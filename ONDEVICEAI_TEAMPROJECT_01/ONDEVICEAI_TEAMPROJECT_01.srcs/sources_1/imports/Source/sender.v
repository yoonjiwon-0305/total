==> flow/design.v <==
`timescale 1ns / 1ps
module sender (
    input         clk,
    input         rst,
    input  [ 1:0] i_c_mode,
    input         i_start,
    input  [31:0] i_dec_data,
    input         i_sender_ready,
    output [ 7:0] send_data,
    output        send_valid
);
    localparam IDLE = 0, SKIP_ZERO = 1, TIME = 2, SR04 = 3, DHT11 = 4, STOP = 5;
    localparam ASCII_0 = 8'h30, ASCII_LF = 8'h0a, 
            ASCII_PERSENT = 8'h25, ASCII_C = 8'h43, ASCII_DOT = 8'h2e , ASCII_COLON = 8'h3a, ASCII_M = 8'h6d, ASCII_TAB = 8'h09;
    reg [2:0] c_state, n_state;
    reg [3:0] send_cnt_reg, send_cnt_next;   
    reg [7:0] send_data_reg, send_data_next;
    reg [31:0] dec_data_reg, dec_data_next;
    reg send_push_reg, send_push_next;
    assign send_data  = send_data_reg;
    assign send_valid = send_push_reg;
    always @(posedge clk or posedge rst) begin
        if (rst) begin
            c_state       <= IDLE;
            dec_data_reg  <= 64'b0;
            send_cnt_reg  <= 0;
            send_push_reg <= 1'b0;
            send_data_reg <= 8'b0;
        end else begin
            c_state       <= n_state;
            dec_data_reg  <= dec_data_next;
            send_cnt_reg  <= send_cnt_next;
            send_push_reg <= send_push_next;
            send_data_reg <= send_data_next;
        end
    end
    always @(*) begin
        n_state        = c_state;
        dec_data_next  = dec_data_reg;
        send_cnt_next  = send_cnt_reg;
        send_push_next = send_push_reg;
        send_data_next = send_data_reg;
        case (c_state)
            IDLE: begin
                send_push_next = 1'b0;
                send_cnt_next  = 0;
                dec_data_next  = i_dec_data;
                send_data_next = 8'b0;
                if (i_sender_ready) begin
                    if (i_start) begin
                        n_state = SKIP_ZERO;
                    end
                end
            end
            SKIP_ZERO: begin
                if (dec_data_reg[31:28] == 4'b0) begin
                    dec_data_next = {dec_data_reg[27:0], 4'b0};
                    send_cnt_next = send_cnt_reg + 1;
                end else begin
                    if (i_c_mode == 3) begin
                        n_state = DHT11;
                    end else if (i_c_mode == 2) begin
                        n_state = SR04;
                    end else begin
                        n_state = TIME;
                    end
                end
            end
            TIME: begin
                if (i_sender_ready) begin
                    if (send_cnt_reg == 11) begin
                        n_state = STOP;
                        send_push_next = 1'b0;
                    end else if ((send_cnt_reg == 2)||(send_cnt_reg == 5)||(send_cnt_reg == 8))begin
                        send_push_next = 1'b1;
                        send_data_next = ASCII_COLON;
                        send_cnt_next  = send_cnt_reg + 1;
                    end else begin
                        send_push_next = 1'b1;
                        send_data_next = {4'b0, dec_data_reg[31:28]} + ASCII_0;
                        dec_data_next  = {dec_data_reg[27:0], 4'b0};
                        send_cnt_next  = send_cnt_reg + 1;
                    end
                end else begin
                    send_push_next = 1'b0;
                end
            end
            SR04: begin
                if (i_sender_ready) begin
                    if (send_cnt_reg == 9) begin
                        n_state = STOP;
                        send_data_next = ASCII_M;
                        send_push_next = 1'b1;
                    end else if (send_cnt_reg == 6) begin
                        send_push_next = 1'b1;
                        send_data_next = ASCII_DOT;
                        send_cnt_next  = send_cnt_reg + 1;
                    end else begin
                        send_push_next = 1'b1;
                        send_data_next = {4'b0, dec_data_reg[31:28]} + ASCII_0;
                        dec_data_next  = {dec_data_reg[27:0], 4'b0};
                        send_cnt_next  = send_cnt_reg + 1;
                    end
                end else begin
                    send_push_next = 1'b0;
                end
            end
            DHT11: begin
                if (i_sender_ready) begin
                    if (send_cnt_reg == 12) begin
                        n_state = STOP;
                        send_data_next = ASCII_C;
                        send_push_next = 1'b1;
                    end else if ((send_cnt_reg == 2) ||(send_cnt_reg == 9)) begin
                        send_push_next = 1'b1;
                        send_data_next = ASCII_DOT;
                        send_cnt_next  = send_cnt_reg + 1;
                    end else if (send_cnt_reg == 5) begin
                        send_push_next = 1'b1;
                        send_data_next = ASCII_PERSENT;
                        send_cnt_next  = send_cnt_reg + 1;
                    end else if (send_cnt_reg == 6) begin
                        send_push_next = 1'b1;
                        send_data_next = ASCII_TAB;
                        send_cnt_next  = send_cnt_reg + 1;
                    end else begin
                        send_push_next = 1'b1;
                        send_data_next = {4'b0, dec_data_reg[31:28]} + ASCII_0;
                        dec_data_next  = {dec_data_reg[27:0], 4'b0};
                        send_cnt_next  = send_cnt_reg + 1;
                    end
                end else begin
                    send_push_next = 1'b0;
                end
            end
            STOP: begin
                if (i_sender_ready) begin
                    send_push_next = 1'b1;
                    send_data_next = ASCII_LF;
                    n_state = IDLE;
                end else begin
                    send_push_next = 1'b0;
                end
            end
        endcase
    end
endmodule
==> Step by step through the tools: sender <==
Tool output for the design above, in the order of the flow.
Line numbers count from 1 in the design file above.
Cell names lack the library's common part.
{ "design": {"top_module": "sender", "clock_port": "clk", "cell_library": "sky130hd", "corner": "tt_025C_1v80"} }

==> After elaboration <==
Source: Yosys, flattened and elaborated, memories not mapped. Widths are those after wreduce. Registers that Yosys merges into a memory's read port (data or address) are not register bits. Print and check cells do not count. Equal cells are merged and count once.
{ "word_totals": {"clocked_rd_ports_x_width": 0, "regBits": 48, "romBits": 0, "ramBits": 0, "mem_count": 0, "input_bits": 38, "latchBits": 0} }
{ "classes": {"n_logic": 0, "mux": 50, "reduce_and_logical": 13, "cmp": 0, "multipliers": 0, "addsub": 2, "shifts": 0, "eq_ne": 31, "div_mod_pow": 0} }
{ "op_table": {"columns": ["operator", "count"], "rows": [
  ["32-bit 2-to-1 mux", 11],
  ["32-bit parallel mux with 5-bit select", 1],
  ["7-bit 2-to-1 mux", 7],
  ["8-bit parallel mux with 5-bit select", 1],
  ["8-bit 2-to-1 mux", 5],
  ["2-bit != test with constant B", 17],
  ["3-bit 2-to-1 mux", 11],
  ["4-bit 2-to-1 mux", 7],
  ["11-bit AND reduction", 2],
  ["4-bit parallel mux with 5-bit select", 1],
  ["3-bit parallel mux with 6-bit select", 1],
  ["4-bit == test with constant B", 4],
  ["5-bit nonzero test", 2],
  ["4-bit by 3-bit == test with 1-bit output with constant B", 2],
  ["8-bit AND reduction", 1],
  ["4-bit by 6-bit adder with 7-bit output with constant B", 1],
  ["3-bit by 2-bit == test with 1-bit output with constant B", 2],
  ["3-bit == test with constant B", 2],
  ["6-bit AND reduction", 1],
  ["6-bit nonzero test", 1],
  ["2-bit == test with constant B", 2],
  ["4-bit by 1-bit adder with 4-bit output with constant B", 1],
  ["4-bit by 2-bit == test with 1-bit output with constant B", 1],
  ["4-bit logical NOT", 1],
  ["1-bit 2-to-1 mux", 4],
  ["1-bit logical OR", 3],
  ["3-bit by 1-bit == test with 1-bit output with constant B", 1],
  ["3-bit logical NOT", 1]
]} }
Not listed: further kinds 2, cells in them 2.

==> Logic depth <==
Longest topological path by Yosys (ltp), each cell counted once; first at word level (registers and memories cut), then after technology mapping (sequential cells cut; the memories' decode and read muxes count).
{ "depth": {"word_depth": 7, "abc_area": 0, "depth_mapped": 9} }

==> Netlist <==
Source: synth_stat.txt of the flow (Yosys; design flattened, memories mapped). It holds for the ABC_AREA given above (unset counts as 0); a run with the other value may have another netlist.
{ "by_type": {"columns": ["type", "count", "type_area_um2"], "rows": [
  ["dfrtp_1", 49, 1.23E+03],
  ["mux2_4", 25, 375.36],
  ["mux2_2", 27, 304.042],
  ["nand2_1", 25, 93.84],
  ["mux2i_1", 9, 90.086],
  ["o21ai_0", 15, 75.072],
  ["nand3_1", 11, 55.053],
  ["ha_1", 4, 50.048],
  ["a21oi_1", 9, 45.043],
  ["inv_1", 12, 45.043],
  ["nor2_1", 11, 41.29],
  ["a22o_1", 4, 35.034],
  ["o221ai_1", 4, 35.034],
  ["buf_6", 3, 33.782],
  ["clkbuf_1", 9, 33.782],
  ["nand2b_1", 5, 31.28],
  ["a32o_1", 3, 30.029],
  ["dfstp_2", 1, 26.275]
]} }
Not listed: further types 25, cells in them 35.
{ "mapped": {"cells": 261, "flip_flops": 50, "mapped_area_mm2": 0.0028965} }

==> Path before layout <==
Source: OpenSTA report_checks on the synthesized netlist (no wires, ideal clock, input and output delay 20% of the period each), path of least setup slack; recovery checks are left aside. Register names are those of the netlist, which keeps one name where synthesis merged equal registers.
{ "synth_path": {"path_type": "register -> register", "start": "register send_cnt_reg[1]", "end": "register dec_data_reg[10]", "setup_ns": 0.125, "tclk_ns": 2.6, "t_first_pin_ns": 0.000, "path_delay_ns": 2.169, "setup_slack_ns": 0.431, "driving_pins": 10, "arrival_time_ns": 2.044, "period_less_setup_slack_ns": 2.169} }
"path_delay_ns" = arrival - input delay + setup time.
"driving_pins" counts driving pins, that of a launching flip-flop among them; a cell with two outputs on the path counts twice.
"period_less_setup_slack_ns" = period - worst setup slack (recovery checks aside). The figure is calculated, with input and output delays left at 20% of the set period.
The rows between start and end are the longest chain of elaborated cells between them; the timing report does not say that the signal goes this way. Where chains are equally long, one stands for them.
Each line given opens the expression or statement behind the cell; cells for indexed reads and writes are added by Yosys, which also makes memories of some case tables.
{ "synth_via": {"path_cell_list": "dfrtp_1 inv_1 ha_1 clkbuf_1 nand3b_1 a21oi_1 nor3b_4 o211ai_4 buf_6 mux2_4", "elab_chain_len": 7, "cells_between": 28, "classes_between": "eq/ne: 13; mux: 11; reduce/logical: 4"} }
{ "synth_lines": {"columns": ["item", "line_no", "rtl"], "rows": [
  ["from (decl)", 16, "reg [3:0] send_cnt_reg, send_cnt_next;"],
  ["from (assign)", 26, "send_cnt_reg  <= 0;"],
  ["from (assign)", 32, "send_cnt_reg  <= send_cnt_next;"],
  ["4-bit by 3-bit == test with 1-bit output", 122, "end else if (send_cnt_reg == 6) begin"],
  ["32-bit 2-to-1 mux", 122, null],
  ["32-bit 2-to-1 mux", 118, "end else if (send_cnt_reg == 5) begin"],
  ["32-bit 2-to-1 mux", 114, "end else if ((send_cnt_reg == 2) ||(send_cnt_reg == 9)) begin"],
  ["32-bit 2-to-1 mux", 110, "if (send_cnt_reg == 12) begin"],
  ["32-bit 2-to-1 mux", 109, "if (i_sender_ready) begin"],
  ["32-bit parallel mux with 5-bit select", 43, "case (c_state)"],
  ["to (assign)", 25, "dec_data_reg  <= 64'b0;"],
  ["to (assign)", 31, "dec_data_reg  <= dec_data_next;"],
  ["to (decl)", 18, "reg [31:0] dec_data_reg, dec_data_next;"]
]} }

==> Path in the finished layout <==
From the final timing report of run A: the path of least setup slack in the routed layout; clock arrival at registers is part of the times.
{ "layout_path": {"path_type": "register -> register", "start": "register send_cnt_reg[1]", "end": "register dec_data_reg[12]", "setup_slack_ns": 1.47, "tclk_ns": 4.05, "setup_ns": 0.10, "driving_pins": 10, "t_first_pin_ns": 0.31, "arrival_time_ns": 2.79} }
The rows between start and end are the longest chain of elaborated cells between them; the timing report does not say that the signal goes this way. Where chains are equally long, one stands for them.
{ "layout_via": {"path_cell_list": "dfrtp_1 inv_1 ha_1 clkbuf_1 nand3b_1 a21oi_1 nor3b_4 o211ai_4 buf_6 mux2_4", "elab_chain_len": 7, "cells_between": 28, "classes_between": "eq/ne: 13; mux: 11; reduce/logical: 4"} }
{ "layout_lines": {"columns": ["item", "line_no", "rtl"], "rows": [
  ["from (decl)", 16, "reg [3:0] send_cnt_reg, send_cnt_next;"],
  ["from (assign)", 26, "send_cnt_reg  <= 0;"],
  ["from (assign)", 32, "send_cnt_reg  <= send_cnt_next;"],
  ["4-bit by 3-bit == test with 1-bit output", 122, "end else if (send_cnt_reg == 6) begin"],
  ["32-bit 2-to-1 mux", 122, null],
  ["32-bit 2-to-1 mux", 118, "end else if (send_cnt_reg == 5) begin"],
  ["32-bit 2-to-1 mux", 114, "end else if ((send_cnt_reg == 2) ||(send_cnt_reg == 9)) begin"],
  ["32-bit 2-to-1 mux", 110, "if (send_cnt_reg == 12) begin"],
  ["32-bit 2-to-1 mux", 109, "if (i_sender_ready) begin"],
  ["32-bit parallel mux with 5-bit select", 43, "case (c_state)"],
  ["to (assign)", 25, "dec_data_reg  <= 64'b0;"],
  ["to (assign)", 31, "dec_data_reg  <= dec_data_next;"],
  ["to (decl)", 18, "reg [31:0] dec_data_reg, dec_data_next;"]
]} }

Design sender on sky130hd. What follows are 2 stored runs of the flow, each under its own settings; their order means nothing. The constraints put input and output delay at 20% of the set period each and load the outputs with 0.01 pF.
"clock period achieved" means the clock period less the worst setup slack. The figure is calculated, with input and output delays left at 20% of the set period.
"time of the worst setup path": the worst setup path's part of the clock period (all of it between registers, 20% less for each end at a port) less its slack. A launch clock that arrives late makes it longer, a capture clock that arrives late makes it shorter.
"total power after layout" rests on the timing tool's default activity at the inputs, not on a simulated workload.

==> run A: settings <==
{ "period_ns": 4.05, "CORE_UTILIZATION": 33, "SETUP_SLACK_MARGIN": 0.03, "CORE_MARGIN": 10, "CELL_PAD_IN_SITES_GLOBAL_PLACEMENT": 0, "TNS_END_PERCENT": 55, "GPL_TIMING_DRIVEN": 0, "CTS_CLUSTER_DIAMETER": 141, "MAX_ROUTING_LAYER": "met4", "CAP_MARGIN": 20, "SLEW_MARGIN": 20 }
==> run A: results <==
sum of negative setup slack: 0.000 ns
time of the worst setup path: 2.58 ns
class of the worst setup path: register -> register
total power after layout: 2.556 mW
standard-cell area after layout: 0.0036072 sq mm
utilization: 41.8 %
clock period achieved: 2.583 ns
lowest setup slack: 1.467 ns
post-synthesis cell area: 0.0028965 sq mm
total die area: 0.0129243 sq mm

==> run B: settings <==
{ "period_ns": 1.83, "CORE_UTILIZATION": 63, "PLACE_DENSITY_LB_ADDON": 0.1, "ABC_AREA": 1, "GPL_ROUTABILITY_DRIVEN": 1, "CTS_CLUSTER_SIZE": 17, "MIN_ROUTING_LAYER": "met1", "CAP_MARGIN": 20, "CORE_MARGIN": 2, "SLEW_MARGIN": 20 }
==> run B: results <==
time of the worst setup path: 1.91 ns
class of the worst setup path: register -> register
total power after layout: 5.010 mW
sum of negative setup slack: -1.361 ns
clock period achieved: 1.915 ns
utilization: 88.6 %
standard-cell area after layout: 0.0039112 sq mm
total die area: 0.0052381 sq mm
lowest setup slack: -0.085 ns
post-synthesis cell area: 0.0029453 sq mm
